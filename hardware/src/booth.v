==> flow/design.v <==
`timescale 1ns / 1ps
module booth(
    input clk,
    input load,
    input reset,
    input [31:0] M,  
    input [31:0] Q,  
    output reg [63:0] P  
    );
    reg signed [63:0] A = 64'b0;         
    reg signed [31:0] Q_temp = 32'b0;    
    reg signed [31:0] M_temp = 32'b0;    
    reg [4:0] Count = 5'd16;             
    reg Q_minus_one = 0;                 
    always @(posedge clk)
    begin
        if (reset == 1) 
        begin
            A = 64'b0;
            Q_minus_one = 0;
            P = 64'b0;
            Q_temp = 32'b0;
            M_temp = 32'b0;
            Count = 5'd16;
        end
        else if (load == 1)
        begin
            Q_temp = Q;
            M_temp = M;
            A = 64'b0;    
            Q_minus_one = 0;  
        end
        else if (Count > 5'd0)
        begin
            case ({Q_temp[1:0], Q_minus_one})
                3'b000, 3'b111:   
                    begin
                    end
                3'b001, 3'b010:   
                    begin
                        A = A + {{32{M_temp[31]}}, M_temp};
                    end
                3'b011:   
                    begin
                        A = A + ({{32{M_temp[31]}}, M_temp} << 1); 
                    end
                3'b100:   
                    begin
                        A = A - ({{32{M_temp[31]}}, M_temp} << 1); 
                    end
                3'b101, 3'b110:   
                    begin
                        A = A - {{32{M_temp[31]}}, M_temp}; 
                    end
            endcase
            Q_minus_one = Q_temp[1];
            Q_temp = {A[1:0], Q_temp[31:2]};   
            A = {A[63], A[63:2]};   
            Count = Count - 1'b1;
        end
        else
        begin
            Count = 5'b0;
        end
        P = {A[31:0], Q_temp};
    end
endmodule
# ---- Reports on booth
# Tool output for the design above, in the order of the flow.
# Lines are those of the file above, counted from 1.
# The mark - stands for no value.
dict set report inputs {
  design {booth}
  clock_port {clk}
  cell_library {sky130hd}
  lib_corner {tt_025C_1v80}
}

# ---- Word level
# Counts by Yosys on the flattened word-level netlist (proc, flatten, opt, wreduce; memories kept). Register bits leave out memories and registers merged into their read ports (data or address); mux counts leave out enables and synchronous resets folded into registers. Print and check cells are left out. Cells with the same type and inputs are merged into one.
dict set report classes {
  div 0
  shifts 0
  equal 7
  n_logic 0
  mux 8
  multipliers 0
  cmp 1
  reduce_and_logical 5
  add_sub_neg 5
}
# cell n
set op_table {}
lappend op_table {{parallel mux 64 bit (select 5 bit)} 1}
lappend op_table {{adder 64 bit} 2}
lappend op_table {{subtractor 64 bit} 2}
lappend op_table {{2-to-1 mux 64 bit} 2}
lappend op_table {{2-to-1 mux 32 bit} 4}
lappend op_table {{equality test 3 bit with constant B} 4}
lappend op_table {{OR reduction 2 bit} 4}
lappend op_table {{equality test 3 x 2 -> 1 bit with constant B} 2}
lappend op_table {{subtractor 5 x 1 -> 5 bit with constant B} 1}
lappend op_table {{greater-than comparator 5 x 1 -> 1 bit with constant B} 1}
lappend op_table {{2-to-1 mux 5 bit} 1}
lappend op_table {{equality test 3 x 1 -> 1 bit with constant B} 1}
lappend op_table {{zero test 3 bit} 1}
dict set report word_totals {
  rom_bits 0
  wordCells 33
  n_memories 0
  latchBits 0
  ram_bits 0
  clocked_rd_ports_x_width 0
  ff_bits 198
  out_inout_bits 64
}

# ---- Longest topological paths
# Depth = most cells in a row (Yosys ltp): at word level without a register or memory, in the mapped netlist without a sequential cell, where the memories' decode and read muxes count.
dict set report logic_depth {
  ltp_word 6
  abc_area 0
  depth_mapped 26
  mapped_depth_nobuf 23
}

# ---- Mapped cells and area
# The flow's flattened synthesis, as Yosys stat reports it; memories are mapped. The netlist is that of the ABC_AREA named above (0 if unset); the other value can give another one.
# cell_type n type_area_um2
set by_type {}
lappend by_type {sky130_fd_sc_hd__dfxtp_1 196 3.92E+03}
lappend by_type {sky130_fd_sc_hd__ha_1 128 1.6E+03}
lappend by_type {sky130_fd_sc_hd__a21oi_1 284 1.42E+03}
lappend by_type {sky130_fd_sc_hd__nand2_1 224 840.806}
lappend by_type {sky130_fd_sc_hd__xnor2_1 90 788.256}
lappend by_type {sky130_fd_sc_hd__o21ai_0 154 770.739}
lappend by_type {sky130_fd_sc_hd__nor2_1 205 769.488}
lappend by_type {sky130_fd_sc_hd__xor2_1 64 560.538}
lappend by_type {sky130_fd_sc_hd__a21o_1 65 487.968}
lappend by_type {sky130_fd_sc_hd__clkbuf_1 121 454.186}
lappend by_type {sky130_fd_sc_hd__mux2i_1 41 410.394}
lappend by_type {sky130_fd_sc_hd__a221oi_1 44 385.37}
lappend by_type {sky130_fd_sc_hd__o21bai_1 29 217.709}
lappend by_type {sky130_fd_sc_hd__nor3_1 41 205.197}
lappend by_type {sky130_fd_sc_hd__nand4_1 32 200.192}
lappend by_type {sky130_fd_sc_hd__o31a_1 22 192.685}
lappend by_type {sky130_fd_sc_hd__inv_1 45 168.912}
lappend by_type {sky130_fd_sc_hd__nand3_1 33 165.158}
# Not listed: further types 68, cells in them 350.
dict set report synth_totals {
  ffs 196
  stdcells 2168
  yosys_area_um2 16241.8
  seq_area_um2 3923.8
}

# ---- Timing after synthesis
# Path of least setup slack by OpenSTA after synthesis, without wires, with an ideal clock, recovery checks aside; 20% of the period is set as input and as output delay. Where synthesis merged equal registers, the netlist keeps one of their names.
dict set report synth_timing {
  path_kind {flip-flop to flip-flop}
  from {register M_temp[7]}
  to {register A[48]}
  tclk_ps 5640
  setup_slack_ps 88
  stages 26
  arrival_ps 5483
  path_delay_ps 5553
  setup_ps 70
  period_less_setup_slack_ps 5552
}
# "path_delay_ps" = arrival - input delay + setup time.
# "stages" counts driving pins, that of a launching flip-flop among them; a cell with two outputs on the path counts twice.
# "period_less_setup_slack_ps" is the clock period less the worst setup slack; recovery checks do not enter. This is arithmetic on one report: input and output delays are still those of the set period (20% each).
# The rows between start and end are the longest chain of elaborated cells between them; the timing report does not say that the signal goes this way. Where chains are equally long, one stands for them.
# Each line given opens the expression or statement behind the cell; cells for indexed reads and writes are added by Yosys, which also makes memories of some case tables.
# A register here has more assigning lines than the two given.
dict set report synth_between {
  cell_sequence {sky130_fd_sc_hd__dfxtp_1 sky130_fd_sc_hd__buf_6 sky130_fd_sc_hd__or4_4 sky130_fd_sc_hd__or3_4 sky130_fd_sc_hd__nor4b_4 sky130_fd_sc_hd__nor3b_4 sky130_fd_sc_hd__nand2_2 sky130_fd_sc_hd__nor3_4 sky130_fd_sc_hd__nand2b_2 sky130_fd_sc_hd__nor4_4 sky130_fd_sc_hd__nand2_2 sky130_fd_sc_hd__buf_6 sky130_fd_sc_hd__ha_1 sky130_fd_sc_hd__nand2_1 sky130_fd_sc_hd__o21ai_0 sky130_fd_sc_hd__ha_1 sky130_fd_sc_hd__a21oi_1 sky130_fd_sc_hd__o21ai_0 sky130_fd_sc_hd__a21oi_1 sky130_fd_sc_hd__o21ai_0 sky130_fd_sc_hd__or3b_2 sky130_fd_sc_hd__o21ai_0 sky130_fd_sc_hd__nor3_1 sky130_fd_sc_hd__o21ai_0 sky130_fd_sc_hd__or3b_2 sky130_fd_sc_hd__a21oi_1}
  elab_chain_len 4
}
# item line_no
set synth_rtl {}
lappend synth_rtl {{start: declaration} 12} ;# reg signed [31:0] M_temp = 32'b0;
lappend synth_rtl {{start: assignment} 23} ;# M_temp = 32'b0;
lappend synth_rtl {{start: assignment} 29} ;# M_temp = M;
lappend synth_rtl {{subtractor 64 bit} 53} ;# A = A - {{32{M_temp[31]}}, M_temp};
lappend synth_rtl {{parallel mux 64 bit (select 5 bit)} 35} ;# case ({Q_temp[1:0], Q_minus_one})
lappend synth_rtl {{2-to-1 mux 64 bit} 33} ;# else if (Count > 5'd0)
lappend synth_rtl {{2-to-1 mux 64 bit} 26} ;# else if (load == 1)
lappend synth_rtl {{end: assignment} 41} ;# A = A + {{32{M_temp[31]}}, M_temp};
lappend synth_rtl {{end: assignment} 45} ;# A = A + ({{32{M_temp[31]}}, M_temp} << 1);
lappend synth_rtl {{end: declaration} 10} ;# reg signed [63:0] A = 64'b0;

# ---- Worst path after layout
# Path of least setup slack in the final report of job 1 (OpenROAD, finished layout, wires in). Where an end is a register, its clock arrival counts in the times.
# The path's times are printed in steps of 10 ps; the period is the one set.
dict set report layout_timing {
  path_kind {flip-flop to flip-flop}
  from {register M_temp[7]}
  to {register A[48]}
  arrival_ps 7360
  setup_ps 60
  stages 24
  tclk_ps 10700
  setup_slack_ps 3760
}
# The rows between start and end are the longest chain of elaborated cells between them; the timing report does not say that the signal goes this way. Where chains are equally long, one stands for them.
# A register here has more assigning lines than the two given.
dict set report layout_between {
  cell_sequence {sky130_fd_sc_hd__dfxtp_1 sky130_fd_sc_hd__or4_4 sky130_fd_sc_hd__or3_4 sky130_fd_sc_hd__nor4b_4 sky130_fd_sc_hd__nor3b_4 sky130_fd_sc_hd__nand2_2 sky130_fd_sc_hd__nor3_4 sky130_fd_sc_hd__nand2b_2 sky130_fd_sc_hd__nor4_4 sky130_fd_sc_hd__nand2_2 sky130_fd_sc_hd__ha_1 sky130_fd_sc_hd__nand2_1 sky130_fd_sc_hd__o21ai_0 sky130_fd_sc_hd__ha_1 sky130_fd_sc_hd__a21oi_1 sky130_fd_sc_hd__o21ai_0 sky130_fd_sc_hd__a21oi_1 sky130_fd_sc_hd__o21ai_0 sky130_fd_sc_hd__or3b_2 sky130_fd_sc_hd__o21ai_0 sky130_fd_sc_hd__nor3_1 sky130_fd_sc_hd__o21ai_0 sky130_fd_sc_hd__or3b_2 sky130_fd_sc_hd__a21oi_1}
  elab_chain_len 4
}
# item line_no
set layout_rtl {}
lappend layout_rtl {{start: declaration} 12} ;# reg signed [31:0] M_temp = 32'b0;
lappend layout_rtl {{start: assignment} 23} ;# M_temp = 32'b0;
lappend layout_rtl {{start: assignment} 29} ;# M_temp = M;
lappend layout_rtl {{subtractor 64 bit} 53} ;# A = A - {{32{M_temp[31]}}, M_temp};
lappend layout_rtl {{parallel mux 64 bit (select 5 bit)} 35} ;# case ({Q_temp[1:0], Q_minus_one})
lappend layout_rtl {{2-to-1 mux 64 bit} 33} ;# else if (Count > 5'd0)
lappend layout_rtl {{2-to-1 mux 64 bit} 26} ;# else if (load == 1)
lappend layout_rtl {{end: assignment} 41} ;# A = A + {{32{M_temp[31]}}, M_temp};
lappend layout_rtl {{end: assignment} 45} ;# A = A + ({{32{M_temp[31]}}, M_temp} << 1);
lappend layout_rtl {{end: declaration} 10} ;# reg signed [63:0] A = 64'b0;

Measured results for booth: 2 stored runs of the Yosys and OpenROAD flow on sky130hd. The settings differ; the order carries no meaning. The constraints put input and output delay at 20% of the set period each and load the outputs with 0.01 pF.
"achieved_clock_period_ps" means the clock period less the worst setup slack. The figure is calculated, with input and output delays left at 20% of the set period.
"power_total_uw" rests on the timing tool's default activity at the inputs, not on a simulated workload.

# job 1
==> flow/run.sh <==
#!/bin/bash
# the make line also repeats the synthesis and layout settings of config.mk as NAME=value (left out here)
make -C /OpenROAD-flow-scripts/flow DESIGN_CONFIG=/design/flow/config.mk WORK_HOME=/design/flow/orfs CLKGATE_MAP_FILE= finish
==> flow/config.mk <==
export PLATFORM = sky130hd
export DESIGN_NAME = booth
export DESIGN_NICKNAME = booth
export VERILOG_FILES = /design/flow/design.v
export SDC_FILE = /design/flow/constraint.sdc
export NUM_CORES = 4
export LEC_CHECK = 0
export CAP_MARGIN = 20
export CORE_MARGIN = 2
export CORE_UTILIZATION = 40
export SLEW_MARGIN = 20
==> flow/constraint.sdc <==
create_clock -name core_clock -period 10.7 [get_ports {clk}]
set_input_delay 2.1400 -clock core_clock [delete_from_list [all_inputs] [get_ports {clk}]]
set_output_delay 2.1400 -clock core_clock [all_outputs]
set_load 0.01 [all_outputs]

==> job 1: results <==
worstSetupSlack_ps=3756
dieArea_um2=42232.3
layout_utilization_pct=46.4
power_total_uw=2356
tns_setup_ps=0
synth_chip_area_um2=16241.8
achieved_clock_period_ps=6944

# job 2
==> flow/run.sh <==
#!/bin/bash
# the make line also repeats the synthesis and layout settings of config.mk as NAME=value (left out here)
make -C /OpenROAD-flow-scripts/flow DESIGN_CONFIG=/design/flow/config.mk WORK_HOME=/design/flow/orfs CLKGATE_MAP_FILE= finish
==> flow/config.mk <==
export PLATFORM = sky130hd
export DESIGN_NAME = booth
export DESIGN_NICKNAME = booth
export VERILOG_FILES = /design/flow/design.v
export SDC_FILE = /design/flow/constraint.sdc
export NUM_CORES = 4
export LEC_CHECK = 0
export CAP_MARGIN = 20
export CORE_MARGIN = 2
export CORE_UTILIZATION = 50
export CTS_CLUSTER_DIAMETER = 389
export GPL_ROUTABILITY_DRIVEN = 0
export GPL_TIMING_DRIVEN = 1
export PLACE_DENSITY_LB_ADDON = 0.23
export SETUP_SLACK_MARGIN = 1.75
export SLEW_MARGIN = 15
==> flow/constraint.sdc <==
create_clock -name core_clock -period 9.76 [get_ports {clk}]
set_input_delay 1.9520 -clock core_clock [delete_from_list [all_inputs] [get_ports {clk}]]
set_output_delay 1.9520 -clock core_clock [all_outputs]
set_load 0.01 [all_outputs]

==> job 2: results <==
worstSetupSlack_ps=2903
dieArea_um2=33940.7
layout_utilization_pct=57.7
power_total_uw=2520
tns_setup_ps=0
synth_chip_area_um2=16241.8
achieved_clock_period_ps=6857
